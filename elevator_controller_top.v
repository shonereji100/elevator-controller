==> flow/design.v <==
module door_controller(
    input wire clk,
    input wire rst,
    input wire floor_reached,
    input wire moving_up,
    input wire moving_down,
    output reg door_open
);
    reg [25:0] blink_counter;
    parameter BLINK_PERIOD = 26'd2500000;  
    reg [25:0] door_timer;
    parameter DOOR_OPEN_TIME = 26'd25000000;  
    reg door_state;  
    reg blinking;
    always @(posedge clk or posedge rst) begin
        if (rst) begin
            door_open <= 1'b0;
            blink_counter <= 26'd0;
            door_timer <= 26'd0;
            door_state <= 1'b0;
            blinking <= 1'b0;
        end else begin
            if (floor_reached && !moving_up && !moving_down && !door_state) begin
                blinking <= 1'b1;
                door_timer <= 26'd0;
                door_state <= 1'b1;
            end
            if (blinking) begin
                blink_counter <= blink_counter + 1;
                door_timer <= door_timer + 1;
                if (blink_counter >= BLINK_PERIOD) begin
                    door_open <= ~door_open;
                    blink_counter <= 26'd0;
                end
                if (door_timer >= DOOR_OPEN_TIME) begin
                    blinking <= 1'b0;
                    door_open <= 1'b0;
                    door_state <= 1'b0;
                end
            end else if (!floor_reached) begin
                door_open <= 1'b0;
                door_state <= 1'b0;
            end
        end
    end
endmodule
module elevator_controller_top(
    input wire clk,
    input wire rst,
    input wire call_up_0,       
    input wire call_up_1,       
    input wire call_down_1,     
    input wire call_down_2,     
    input wire select_floor_0,
    input wire select_floor_1,
    input wire select_floor_2,
    output wire [1:0] current_floor,
    output wire door_open,
    output wire moving_up,
    output wire moving_down
);
    wire [2:0] floor_requests;
    wire floor_reached;
    wire [1:0] target_floor;
    request_handler req_handler(
        .clk(clk),
        .rst(rst),
        .call_up_0(call_up_0),
        .call_up_1(call_up_1),
        .call_down_1(call_down_1),
        .call_down_2(call_down_2),
        .select_floor_0(select_floor_0),
        .select_floor_1(select_floor_1),
        .select_floor_2(select_floor_2),
        .current_floor(current_floor),
        .floor_reached(floor_reached),
        .floor_requests(floor_requests),
        .target_floor(target_floor)
    );
    movement_controller move_ctrl(
        .clk(clk),
        .rst(rst),
        .floor_requests(floor_requests),
        .target_floor(target_floor),
        .current_floor(current_floor),
        .floor_reached(floor_reached),
        .moving_up(moving_up),
        .moving_down(moving_down)
    );
    door_controller door_ctrl(
        .clk(clk),
        .rst(rst),
        .floor_reached(floor_reached),
        .moving_up(moving_up),
        .moving_down(moving_down),
        .door_open(door_open)
    );
endmodule
module movement_controller(
    input wire clk,
    input wire rst,
    input wire [2:0] floor_requests,
    input wire [1:0] target_floor,
    output reg [1:0] current_floor,
    output reg floor_reached,
    output reg moving_up,
    output reg moving_down
);
    reg [28:0] move_counter;
    parameter MOVE_DELAY = 29'd150000000;  
    localparam IDLE = 2'd0;
    localparam MOVING = 2'd1;
    localparam ARRIVED = 2'd2;
    reg [1:0] state;
    reg [28:0] door_timer;
    parameter DOOR_DELAY = 29'd250000000;  
    always @(posedge clk or posedge rst) begin
        if (rst) begin
            current_floor <= 2'd0;
            floor_reached <= 1'b0;
            moving_up <= 1'b0;
            moving_down <= 1'b0;
            move_counter <= 28'd0;
            state <= IDLE;
            door_timer <= 28'd0;
        end else begin
            case (state)
                IDLE: begin
                    floor_reached <= 1'b0;
                    moving_up <= 1'b0;
                    moving_down <= 1'b0;
                    if (floor_requests != 3'b000 && target_floor != current_floor) begin
                        state <= MOVING;
                        move_counter <= 28'd0;
                        if (target_floor > current_floor) begin
                            moving_up <= 1'b1;
                        end else begin
                            moving_down <= 1'b1;
                        end
                    end
                end
                MOVING: begin
                    move_counter <= move_counter + 1;
                    if (move_counter >= MOVE_DELAY) begin
                        move_counter <= 28'd0;
                        if (moving_up && current_floor < 2'd2) begin
                            current_floor <= current_floor + 1;
                        end else if (moving_down && current_floor > 2'd0) begin
                            current_floor <= current_floor - 1;
                        end
                        if ((moving_up && current_floor + 1 == target_floor) ||
                            (moving_down && current_floor - 1 == target_floor) ||
                            (current_floor == target_floor)) begin
                            state <= ARRIVED;
                            door_timer <= 28'd0;
                            floor_reached <= 1'b1;
                            moving_up <= 1'b0;
                            moving_down <= 1'b0;
                        end
                    end
                end
                ARRIVED: begin
                    door_timer <= door_timer + 1;
                    if (door_timer >= DOOR_DELAY) begin
                        floor_reached <= 1'b0;
                        state <= IDLE;
                    end
                end
                default: state <= IDLE;
            endcase
        end
    end
endmodule
module request_handler(
    input wire clk,
    input wire rst,
    input wire call_up_0,
    input wire call_up_1,
    input wire call_down_1,
    input wire call_down_2,
    input wire select_floor_0,
    input wire select_floor_1,
    input wire select_floor_2,
    input wire [1:0] current_floor,
    input wire floor_reached,
    output reg [2:0] floor_requests,   
    output reg [1:0] target_floor
);
    reg passenger_inside;
    reg [1:0] passenger_destination;
    reg return_to_zero;  
    always @(posedge clk or posedge rst) begin
        if (rst) begin
            floor_requests <= 3'b000;
            target_floor <= 2'd0;
            passenger_inside <= 1'b0;
            passenger_destination <= 2'd0;
            return_to_zero <= 1'b0;
        end else begin
            if (floor_reached) begin
                floor_requests[current_floor] <= 1'b0;
                if (passenger_inside && current_floor == passenger_destination) begin
                    passenger_inside <= 1'b0;
                    if (current_floor != 2'd0) begin
                        return_to_zero <= 1'b1;
                    end
                end
                if (return_to_zero && current_floor == 2'd0) begin
                    return_to_zero <= 1'b0;
                end
            end
            if (return_to_zero && !floor_reached) begin
                floor_requests[0] <= 1'b1;
            end
            if (!passenger_inside && !return_to_zero) begin
                if (call_up_0) begin
                    floor_requests[0] <= 1'b1;
                end
                if (call_up_1 || call_down_1) begin
                    floor_requests[1] <= 1'b1;
                end
                if (call_down_2) begin
                    floor_requests[2] <= 1'b1;
                end
            end
            if (!passenger_inside && !return_to_zero) begin
                if (select_floor_0) begin
                    floor_requests[0] <= 1'b1;
                    passenger_inside <= 1'b1;
                    passenger_destination <= 2'd0;
                end
                if (select_floor_1) begin
                    floor_requests[1] <= 1'b1;
                    passenger_inside <= 1'b1;
                    passenger_destination <= 2'd1;
                end
                if (select_floor_2) begin
                    floor_requests[2] <= 1'b1;
                    passenger_inside <= 1'b1;
                    passenger_destination <= 2'd2;
                end
            end
            if (return_to_zero) begin
                target_floor <= 2'd0;
            end else if (passenger_inside) begin
                target_floor <= passenger_destination;
            end else if (floor_requests != 3'b000) begin
                if (floor_requests[current_floor]) begin
                    target_floor <= current_floor;
                end else if (current_floor == 2'd0) begin
                    if (floor_requests[1]) target_floor <= 2'd1;
                    else if (floor_requests[2]) target_floor <= 2'd2;
                end else if (current_floor == 2'd1) begin
                    if (floor_requests[0]) target_floor <= 2'd0;
                    else if (floor_requests[2]) target_floor <= 2'd2;
                end else begin  
                    if (floor_requests[1]) target_floor <= 2'd1;
                    else if (floor_requests[0]) target_floor <= 2'd0;
                end
            end else begin
                target_floor <= current_floor;
            end
        end
    end
endmodule
From RTL to reports: elevator_controller_top
The steps from the RTL of elevator_controller_top to its reports follow in flow order.
Line numbers count from 1 in the design file above.
{"block": "inputs", "top": "elevator_controller_top", "clock": "clk", "lib": "sky130hd", "pvt_corner": "tt_025C_1v80"}

Word level
Source: Yosys, flattened and elaborated, memories not mapped. Widths are those after wreduce. Registers that Yosys merges into a memory's read port (data or address) are not register bits. Print and check cells do not count. Equal cells are merged and count once.
{"block": "bits", "ff_bits": 129, "in_bits": 9, "out_inout_bits": 5}
{"block": "classes", "n_addsub": 7, "compare": 7, "equal": 15, "n_shift": 3, "n_mux": 76, "logic": 4, "reduce_logical": 42}
{"block": "ops", "operator": "29-bit parallel mux with 2-bit select", "count": 2}
{"block": "ops", "operator": "29-bit two-way mux", "count": 4}
{"block": "ops", "operator": "26-bit two-way mux", "count": 3}
{"block": "ops", "operator": "32-bit by 2-bit equality test with 1-bit output", "count": 2}
{"block": "ops", "operator": "29-bit by 1-bit adder with 29-bit output (second input constant)", "count": 2}
{"block": "ops", "operator": "29-bit by 28-bit >= comparator with 1-bit output (second input constant)", "count": 2}
{"block": "ops", "operator": "26-bit by 1-bit adder with 26-bit output (second input constant)", "count": 2}
{"block": "ops", "operator": "1-bit two-way mux", "count": 42}
{"block": "ops", "operator": "2-bit two-way mux", "count": 20}
{"block": "ops", "operator": "26-bit by 22-bit >= comparator with 1-bit output (second input constant)", "count": 1}
{"block": "ops", "operator": "26-bit by 25-bit >= comparator with 1-bit output (second input constant)", "count": 1}
{"block": "ops", "operator": "2-bit nonzero test", "count": 7}
{"block": "ops", "operator": "1-bit logical AND", "count": 12}
{"block": "ops", "operator": "3-bit AND reduction", "count": 4}
{"block": "ops", "operator": "2-bit by 1-bit inequality test with 1-bit output (second input constant)", "count": 5}
{"block": "ops", "operator": "3-bit nonzero test", "count": 3}
{"block": "ops", "operator": "4-bit AND reduction", "count": 2}
{"block": "ops", "operator": "8-bit by 3-bit inequality test with 1-bit output (second input constant)", "count": 1}
{"block": "ops", "operator": "1-bit by 3-bit variable shift with 3-bit output (first input constant)", "count": 2}
{"block": "ops", "operator": "1-bit zero test", "count": 6}
{"block": "ops", "operator": "2-bit AND reduction", "count": 3}
{"block": "ops", "operator": "2-bit parallel mux with 3-bit select", "count": 1}
{"block": "ops", "operator": "2-bit by 1-bit equality test with 1-bit output (second input constant)", "count": 2}
{"block": "ops", "operator": "2-bit equality test", "count": 2}
{"block": "ops", "operator": "2-bit zero test", "count": 2}
{"block": "ops", "operator": "1-bit parallel mux with 2-bit select", "count": 2}
{"block": "ops", "operator": "1-bit logical OR", "count": 3}
{"block": "ops", "operator": "2-bit by 1-bit adder with 3-bit output (second input constant)", "count": 1}
Other operator kinds: 15; their cells: 15.

Logic depth
Yosys ltp: most cells in a row. Word level: on the elaborated netlist, between registers, memories and ports. Mapped: between sequential cells and ports; inverters and the memories' decode and read muxes count.
{"block": "depth", "word_depth": 11, "ABC_AREA": 0, "ltp_mapped": 9}

Mapped cells and area
The flow's flattened synthesis, as Yosys stat reports it; memories are mapped. The netlist is that of the ABC_AREA named above (0 if unset); the other value can give another one.
The area totals of this step are shown rounded.
{"block": "mapped", "cells": 788, "area_um2": 7100, "ff_cells": 130, "buffers": 25}
{"block": "types", "cell_type": "sky130_fd_sc_hd__dfrtp_1", "count": 129, "area_total_um2": 3.23E+03}
{"block": "types", "cell_type": "sky130_fd_sc_hd__o21ai_0", "count": 72, "area_total_um2": 360.346}
{"block": "types", "cell_type": "sky130_fd_sc_hd__nor2_1", "count": 81, "area_total_um2": 304.042}
{"block": "types", "cell_type": "sky130_fd_sc_hd__nand2_1", "count": 76, "area_total_um2": 285.274}
{"block": "types", "cell_type": "sky130_fd_sc_hd__nand3_1", "count": 49, "area_total_um2": 245.235}
{"block": "types", "cell_type": "sky130_fd_sc_hd__xnor2_1", "count": 27, "area_total_um2": 236.477}
{"block": "types", "cell_type": "sky130_fd_sc_hd__ha_1", "count": 14, "area_total_um2": 175.168}
{"block": "types", "cell_type": "sky130_fd_sc_hd__xor2_1", "count": 19, "area_total_um2": 166.41}
{"block": "types", "cell_type": "sky130_fd_sc_hd__nand4_1", "count": 25, "area_total_um2": 156.4}
{"block": "types", "cell_type": "sky130_fd_sc_hd__o31ai_1", "count": 19, "area_total_um2": 142.637}
{"block": "types", "cell_type": "sky130_fd_sc_hd__a21oi_1", "count": 28, "area_total_um2": 140.134}
{"block": "types", "cell_type": "sky130_fd_sc_hd__and3_1", "count": 22, "area_total_um2": 137.632}
{"block": "types", "cell_type": "sky130_fd_sc_hd__inv_1", "count": 32, "area_total_um2": 120.115}
{"block": "types", "cell_type": "sky130_fd_sc_hd__nor3_1", "count": 24, "area_total_um2": 120.115}
{"block": "types", "cell_type": "sky130_fd_sc_hd__mux2i_1", "count": 9, "area_total_um2": 90.086}
{"block": "types", "cell_type": "sky130_fd_sc_hd__and2_1", "count": 14, "area_total_um2": 87.584}
{"block": "types", "cell_type": "sky130_fd_sc_hd__clkbuf_1", "count": 23, "area_total_um2": 86.333}
{"block": "types", "cell_type": "sky130_fd_sc_hd__nor4_1", "count": 13, "area_total_um2": 81.328}
Not listed: further types 45, cells in them 112.
The figures by module come from a second, unflattened synthesis with its own total; it is not the netlist above.
{"block": "hier_totals", "cells_unflattened": 806, "hier_area_um2": 7400}
Rows give one instance, submodules left out.
{"block": "by_module", "mod": "movement_controller", "instances": 1, "cells": 465, "area_um2": 4100}
{"block": "by_module", "mod": "door_controller", "instances": 1, "cells": 286, "area_um2": 2800}
{"block": "by_module", "mod": "request_handler", "instances": 1, "cells": 55, "area_um2": 530}
{"block": "by_module", "mod": "elevator_controller_top", "instances": 1, "cells": 0, "area_um2": 0.0}

Path before layout
Path of least setup slack by OpenSTA after synthesis, without wires, with an ideal clock, recovery checks aside; 20% of the period is set as input and as output delay. Where synthesis merged equal registers, the netlist keeps one of their names.
{"block": "synth_path", "path_type": "register to register", "from": "reg move_ctrl.current_floor[0]", "to": "reg move_ctrl.door_timer[25]", "tclk_ps": 3460, "arrival_ps": 2470, "required_ps": 3331, "slack_ps": 861, "path_delay_ps": 2599, "stages": 10, "path_buffers": 1, "period_less_setup_slack_ps": 2599}
"path_delay_ps" = arrival - input delay + setup time.
"stages": output pins that drive a net of the path, with the launching flip-flop's if there is one; two outputs of one cell count as two.
"period_less_setup_slack_ps" is the clock period less the worst setup slack; recovery checks do not enter. This is arithmetic on one report: input and output delays are still those of the set period (20% each).
The rows between start and end are the longest chain of elaborated cells between them; the timing report does not say that the signal goes this way. Where chains are equally long, one stands for them.
Each line given opens the expression or statement behind the cell; cells for indexed reads and writes are added by Yosys, which also makes memories of some case tables.
At most two assigning lines are given for a register; there are more.
{"block": "synth_between", "path_cell_list": "sky130_fd_sc_hd__dfrtp_1 -> sky130_fd_sc_hd__inv_1 -> sky130_fd_sc_hd__ha_1 -> sky130_fd_sc_hd__xnor2_1 -> sky130_fd_sc_hd__nor3_1 -> sky130_fd_sc_hd__a211oi_1 -> sky130_fd_sc_hd__o21ai_1 -> sky130_fd_sc_hd__nand2_1 -> sky130_fd_sc_hd__buf_2 -> sky130_fd_sc_hd__o21ai_0", "elab_chain_len": 8, "cells_between": 14}
{"block": "synth_rtl", "element": "start, declared", "line_no": 104, "source": "output reg [1:0] current_floor,"}
{"block": "synth_rtl", "element": "start, assigned", "line_no": 147, "source": "current_floor <= current_floor + 1;"}
{"block": "synth_rtl", "element": "start, assigned", "line_no": 149, "source": "current_floor <= current_floor - 1;"}
{"block": "synth_rtl", "element": "2-bit by 1-bit adder with 3-bit output", "line_no": 151}
{"block": "synth_rtl", "element": "32-bit by 2-bit equality test with 1-bit output", "line_no": 151}
{"block": "synth_rtl", "element": "1-bit logical AND", "line_no": 151}
{"block": "synth_rtl", "element": "1-bit logical OR x2", "line_no": 151}
{"block": "synth_rtl", "element": "29-bit two-way mux", "line_no": 151}
{"block": "synth_rtl", "element": "29-bit two-way mux", "line_no": 144, "source": "if (move_counter >= MOVE_DELAY) begin"}
{"block": "synth_rtl", "element": "29-bit parallel mux with 2-bit select", "line_no": 127, "source": "case (state)"}
{"block": "synth_rtl", "element": "end, assigned", "line_no": 125, "source": "door_timer <= 28'd0;"}
{"block": "synth_rtl", "element": "end, assigned", "line_no": 163, "source": "door_timer <= door_timer + 1;"}
{"block": "synth_rtl", "element": "end, declared", "line_no": 115, "source": "reg [28:0] door_timer;"}

Timing after layout
From the final timing report of flow run 2: the path of least setup slack in the routed layout; clock arrival at registers is part of the times.
The path's times are printed in steps of 10 ps; the period is the one set.
{"block": "layout_path", "path_type": "register to register", "from": "reg move_ctrl.current_floor[0]", "to": "reg move_ctrl.door_timer[23]", "tclk_ps": 3970, "arrival_ps": 3920, "required_ps": 4270, "slack_ps": 360, "stages": 10, "path_buffers": 1}
The rows between start and end are the longest chain of elaborated cells between them; the timing report does not say that the signal goes this way. Where chains are equally long, one stands for them.
At most two assigning lines are given for a register; there are more.
{"block": "layout_between", "path_cell_list": "sky130_fd_sc_hd__dfrtp_1 -> sky130_fd_sc_hd__inv_1 -> sky130_fd_sc_hd__ha_1 -> sky130_fd_sc_hd__nand2b_1 -> sky130_fd_sc_hd__nor3_1 -> sky130_fd_sc_hd__a211oi_1 -> sky130_fd_sc_hd__buf_4 -> sky130_fd_sc_hd__o21ai_1 -> sky130_fd_sc_hd__nand2_1 -> sky130_fd_sc_hd__o41ai_1", "elab_chain_len": 8, "cells_between": 14}
{"block": "layout_rtl", "element": "start, declared", "line_no": 104, "source": "output reg [1:0] current_floor,"}
{"block": "layout_rtl", "element": "start, assigned", "line_no": 147, "source": "current_floor <= current_floor + 1;"}
{"block": "layout_rtl", "element": "start, assigned", "line_no": 149, "source": "current_floor <= current_floor - 1;"}
{"block": "layout_rtl", "element": "2-bit by 1-bit adder with 3-bit output", "line_no": 151}
{"block": "layout_rtl", "element": "32-bit by 2-bit equality test with 1-bit output", "line_no": 151}
{"block": "layout_rtl", "element": "1-bit logical AND", "line_no": 151}
{"block": "layout_rtl", "element": "1-bit logical OR x2", "line_no": 151}
{"block": "layout_rtl", "element": "29-bit two-way mux", "line_no": 151}
{"block": "layout_rtl", "element": "29-bit two-way mux", "line_no": 144, "source": "if (move_counter >= MOVE_DELAY) begin"}
{"block": "layout_rtl", "element": "29-bit parallel mux with 2-bit select", "line_no": 127, "source": "case (state)"}
{"block": "layout_rtl", "element": "end, assigned", "line_no": 125, "source": "door_timer <= 28'd0;"}
{"block": "layout_rtl", "element": "end, assigned", "line_no": 163, "source": "door_timer <= door_timer + 1;"}
{"block": "layout_rtl", "element": "end, declared", "line_no": 115, "source": "reg [28:0] door_timer;"}

Data sheet: physical implementation of elevator_controller_top

Measured results for elevator_controller_top: 2 stored runs of the Yosys and OpenROAD flow on sky130hd. The settings differ; the order carries no meaning. The constraints put input and output delay at 20% of the set period each and load the outputs with 0.01 pF.
"period_less_ws_ps" = clock period - worst setup slack. The figure is calculated, with input and output delays left at 20% of the set period.
By "worstPathTime_ps" is meant the share of the clock period that the worst setup path is allowed (20% is reserved at inputs, 20% at outputs), minus its slack. Clock arrival times at its registers enter into it.
"worstPathTime_ps" is given in steps of 10 ps.
Measured values are rounded.

{"run": "flow run 1", "settings": { "period_ns": 3.3, "CORE_UTILIZATION": 69, "PLACE_DENSITY_LB_ADDON": 0.17, "CORE_MARGIN": 7, "CELL_PAD_IN_SITES_DETAIL_PLACEMENT": 1, "ABC_AREA": 1, "GPL_TIMING_DRIVEN": 0, "CAP_MARGIN": 0, "SLEW_MARGIN": 30, "MIN_ROUTING_LAYER": "met1" }, "outcome": "did not finish, placement stopped with DPL-0033"}
{"run": "flow run 2", "settings": { "period_ns": 3.97, "CORE_UTILIZATION": 23, "PLACE_DENSITY_LB_ADDON": 0.02, "HOLD_SLACK_MARGIN": 0.06, "CORE_ASPECT_RATIO": 1.09, "CORE_MARGIN": 8, "CELL_PAD_IN_SITES_GLOBAL_PLACEMENT": 1, "TNS_END_PERCENT": 60, "GPL_TIMING_DRIVEN": 1, "SLEW_MARGIN": 40, "MAX_ROUTING_LAYER": "met4", "CAP_MARGIN": 20 }, "results": { "tns_setup_ps": 0, "final_cell_area_um2": 8300, "design.die.area_um2": 37000, "fin_ws_ps": 360, "hold_worst_slack_ps": 480, "worstPathTime_ps": 3610, "path_kind": "register to register", "synth_chip_area_um2": 7100, "period_less_ws_ps": 3614 }}
